==> flow/design.v <==
module sram_16x128b(
input clk,
input csb,   
input wsb,   
input [128-1:0] wdata,  
input [5:0] waddr,  
input [5:0] raddr,  
output reg [16*8-1:0]rdata  
);
localparam WEIGHT_WIDTH = 16;
localparam WEIGHT_PIXEL_NUM = 8;
reg [WEIGHT_PIXEL_NUM*WEIGHT_WIDTH-1:0] mem[0:16-1];
reg [WEIGHT_PIXEL_NUM*WEIGHT_WIDTH-1:0] _rdata;
always@(posedge clk)
  if(~csb && ~wsb)
    mem[waddr] <= wdata;
always@(posedge clk)
  if(~csb)
    _rdata <= mem[raddr];
always@*
begin
    rdata =  _rdata;
end
task load_w(
    input integer index,
    input [16*8-1:0] weight_input
);
    mem[index] = weight_input;
endtask
task dis();
integer i;
for (i = 21;i < 41 ;i = i + 1 ) begin
  $display("%b",mem[i]);
end
endtask
endmodule
---- Tool chain data of sram_16x128b ----
Tool output for the design above, in the order of the flow.
Lines are those of the file above, counted from 1.
Operators carry their Yosys type and port widths (W data, S select, Z words).
Library cell names are shortened.
The mark - stands for no value.
design
  top module .............................. sram_16x128b
  clock input ............................. clk
  cell library ............................ sky130hd
  library corner .......................... tt_025C_1v80

---- After elaboration ----
Source: Yosys, flattened and elaborated, memories not mapped. Widths are those after wreduce; folded enables and synchronous resets count as part of the registers. Registers that Yosys merges into a memory's read port (data or address) are not register bits. Print and check cells do not count. Equal cells are merged and count once.
Yosys's memory passes give these memory sizes; they may raise the number of words (mostly to a power of two), join words into wider ones and drop unused or constant bits.
cells by class
  $lt $le $gt $ge ......................... 0
  shifts and indexed selects .............. 0
  equality and inequality tests ........... 0
  $add $sub $neg .......................... 0
  divide/modulo/power cells ............... 0
  bitwise gates (word level) .............. 2
  multiplexer cells ....................... 3
  multipliers ............................. 0
  reduce/logical cells .................... 2
operators with widths
  cell                 number
  $mux W128            1
  $mux W4              1
  $not A1 Y1           2
  $logic_and A1 B1 Y1  1
  $logic_not A1 Y1     1
  $mux W1              1
bit counts
  memory bits (read-only) ................. 0
  memory cells ............................ 1
  bits in latches ......................... 0
  RAM bits ................................ 2,048
  output and inout port bits .............. 128
  word width x clocked read ports ......... 128
  register bits ........................... 0
memory list
  name  words  width  rd ports  wr ports  line  text
  mem   16     128    1         1         12    reg [WEIGHT_PIXEL_NUM*WEIGHT_WIDTH-1:0] mem[0:16-1];

---- Logic depth ----
Depth = most cells in a row (Yosys ltp): at word level without a register or memory, in the mapped netlist without a sequential cell, where the memories' decode and read muxes count.
logic depth
  depth after elaboration ................. 3
  ABC_AREA ................................ 0
  depth in mapped cells ................... 9

---- Synthesis result ----
The flow's flattened synthesis, as Yosys stat reports it; memories are mapped. The netlist is that of the ABC_AREA named above (0 if unset); the other value can give another one.
Totals and module areas in this step are rounded.
cells by type
  type      number  total area (µm²)
  edfxtp_1  2,176   6.53E+04
  mux4_2    565     1.27E+04
  mux2i_1   87      870.835
  buf_2     64      320.307
  a211oi_1  36      270.259
  clkbuf_1  66      247.738
  a21oi_1   48      240.23
  o221ai_1  26      227.718
  nor2b_1   36      225.216
  buf_4     14      105.101
  buf_6     9       101.347
  o22ai_1   13      81.328
  nand2_1   18      67.565
  nor2_1    13      48.797
  buf_1     8       30.029
  nand2b_1  4       25.024
  nor3_1    5       25.024
  inv_1     2       7.507
Other cell types: 3; their cells: 3.
synthesis totals
  flip-flops .............................. 2,176
  chip area (Yosys) ....................... 81,000 µm²
  mapped cells ............................ 3,193
  buffer cells ............................ 161
  sequential part of the area ............. 65,300 µm²

---- Timing after synthesis ----
OpenSTA on the mapped netlist: ideal clock, no wires. The path of least setup slack (recovery checks aside). Input and output delay are each 20% of the period. Register names are those of the netlist, which keeps one name where synthesis merged equal registers.
timing path post-synthesis
  kind .................................... input to register
  start point ............................. input waddr[2]
  end point ............................... memory mem[0][0]
  external input delay .................... 3,320 ps
  required time ........................... 15,826 ps
  delay of the path ....................... 9,770 ps
  library setup time ...................... 774 ps
  buffers on the path ..................... 0
  arrival time ............................ 12,316 ps
  clock period ............................ 16,600 ps
  slack ................................... 3,510 ps
  stages on the path ...................... 3
  synthesis period reached ................ 13,090 ps
"delay of the path" is the arrival time less input delay plus setup time.
"stages on the path": output pins that drive a net of the path, with the launching flip-flop's if there is one; two outputs of one cell count as two.
"synthesis period reached" = period - worst setup slack (recovery checks aside). The figure is calculated, with input and output delays left at 20% of the set period.
Between the ends stands the longest chain of elaborated cells between them, by number of cells; it is not shown to be the way that was timed. Of several equally long chains one is given.
A line is the first line of the expression or statement that the cell stems from. Yosys adds cells for indexed reads and writes and turns some case tables into memories.
between the ends, post-synthesis
  cell sequence ........................... nor3_1 -> nand2b_1 -> nor3_1
  cells in the longest elaborated chain ... 1
RTL lines, path post-synthesis
  element      line  text
  from (decl)  6     input [5:0] waddr,
  $mux W4      15    if(~csb && ~wsb)
  to (decl)    12    reg [WEIGHT_PIXEL_NUM*WEIGHT_WIDTH-1:0] mem[0:16-1];

---- Timing after layout ----
Path of least setup slack in the final report of record 1 (OpenROAD, finished layout, wires in). Where an end is a register, its clock arrival counts in the times.
The report prints the path's times to 10 ps; the period is as set.
timing path after layout
  kind .................................... input to register
  start point ............................. input raddr[0]
  end point ............................... register _rdata[10]
  library setup time ...................... 250 ps
  required time ........................... 24,110 ps
  external input delay .................... 4,720 ps
  stages on the path ...................... 7
  clock period ............................ 23,600 ps
  buffers on the path ..................... 5
  slack ................................... 14,770 ps
  arrival time ............................ 9,340 ps
between the ends, after layout
  cell sequence ........................... buf_8 -> buf_4 -> buf_4 -> buf_12 -> buf_4 -> mux4_2 -> mux4_2
RTL lines, path after layout
  element      line  text
  from (decl)  7     input [5:0] raddr,
  to (decl)    13    reg [WEIGHT_PIXEL_NUM*WEIGHT_WIDTH-1:0] _rdata;
Chain of elaborated cells between the ends: none given.

Hand-over note for sram_16x128b

Stored flow runs of sram_16x128b (2 of them; Yosys, OpenROAD, sky130hd). They differ in their settings and are not a sequence. Constraints: input delay and output delay 20% of the set period each, output load 0.01 pF.
"allowed time less slack (worst setup path)" is the time allowed to the run's worst setup path (the clock period less input and output delay, where it has them) less its slack. Clock arrival times count: a late capture clock shortens it, a late launch clock lengthens it.
"allowed time less slack (worst setup path)" is given in steps of 10 ps.
Measured values are rounded.

---- record 1 ----
settings
  period_ns = 23.6
  CORE_UTILIZATION = 29
  SETUP_SLACK_MARGIN = -2.0
  PLACE_DENSITY_LB_ADDON = 0.24
  CORE_MARGIN = 5
  TNS_END_PERCENT = 35
  CTS_CLUSTER_SIZE = 85
  CTS_CLUSTER_DIAMETER = 88
  MIN_ROUTING_LAYER = met1
  CAP_MARGIN = 20
  SLEW_MARGIN = 20
results
  die size ................................ 290,000 µm²
  final setup TNS ......................... 0 ps
  worst setup slack after layout .......... 14,800 ps
  allowed time less slack (worst setup path) .. 4,110 ps
  class of the worst setup path ........... input to register
  final worst hold slack .................. 820 ps
  standard-cell area after routing ........ 92,400 µm²
  post-layout utilization ................. 33.1 %
  netlist area reported by Yosys .......... 81,000 µm²

---- record 2 ----
settings
  period_ns = 15.7
  CORE_UTILIZATION = 34
  SETUP_SLACK_MARGIN = 3.71
  PLACE_DENSITY_LB_ADDON = 0.28
  CORE_ASPECT_RATIO = 1.91
  TNS_END_PERCENT = 65
  GPL_TIMING_DRIVEN = 1
  GPL_ROUTABILITY_DRIVEN = 1
  CTS_CLUSTER_SIZE = 16
  CTS_CLUSTER_DIAMETER = 96
  CAP_MARGIN = 20
  CORE_MARGIN = 2
  SLEW_MARGIN = 20
results
  die size ................................ 242,000 µm²
  final setup TNS ......................... 0 ps
  worst setup slack after layout .......... 8,820 ps
  allowed time less slack (worst setup path) .. 3,740 ps
  class of the worst setup path ........... input to register
  final worst hold slack .................. 812 ps
  standard-cell area after routing ........ 91,900 µm²
  post-layout utilization ................. 38.8 %
  netlist area reported by Yosys .......... 81,000 µm²

End of note.
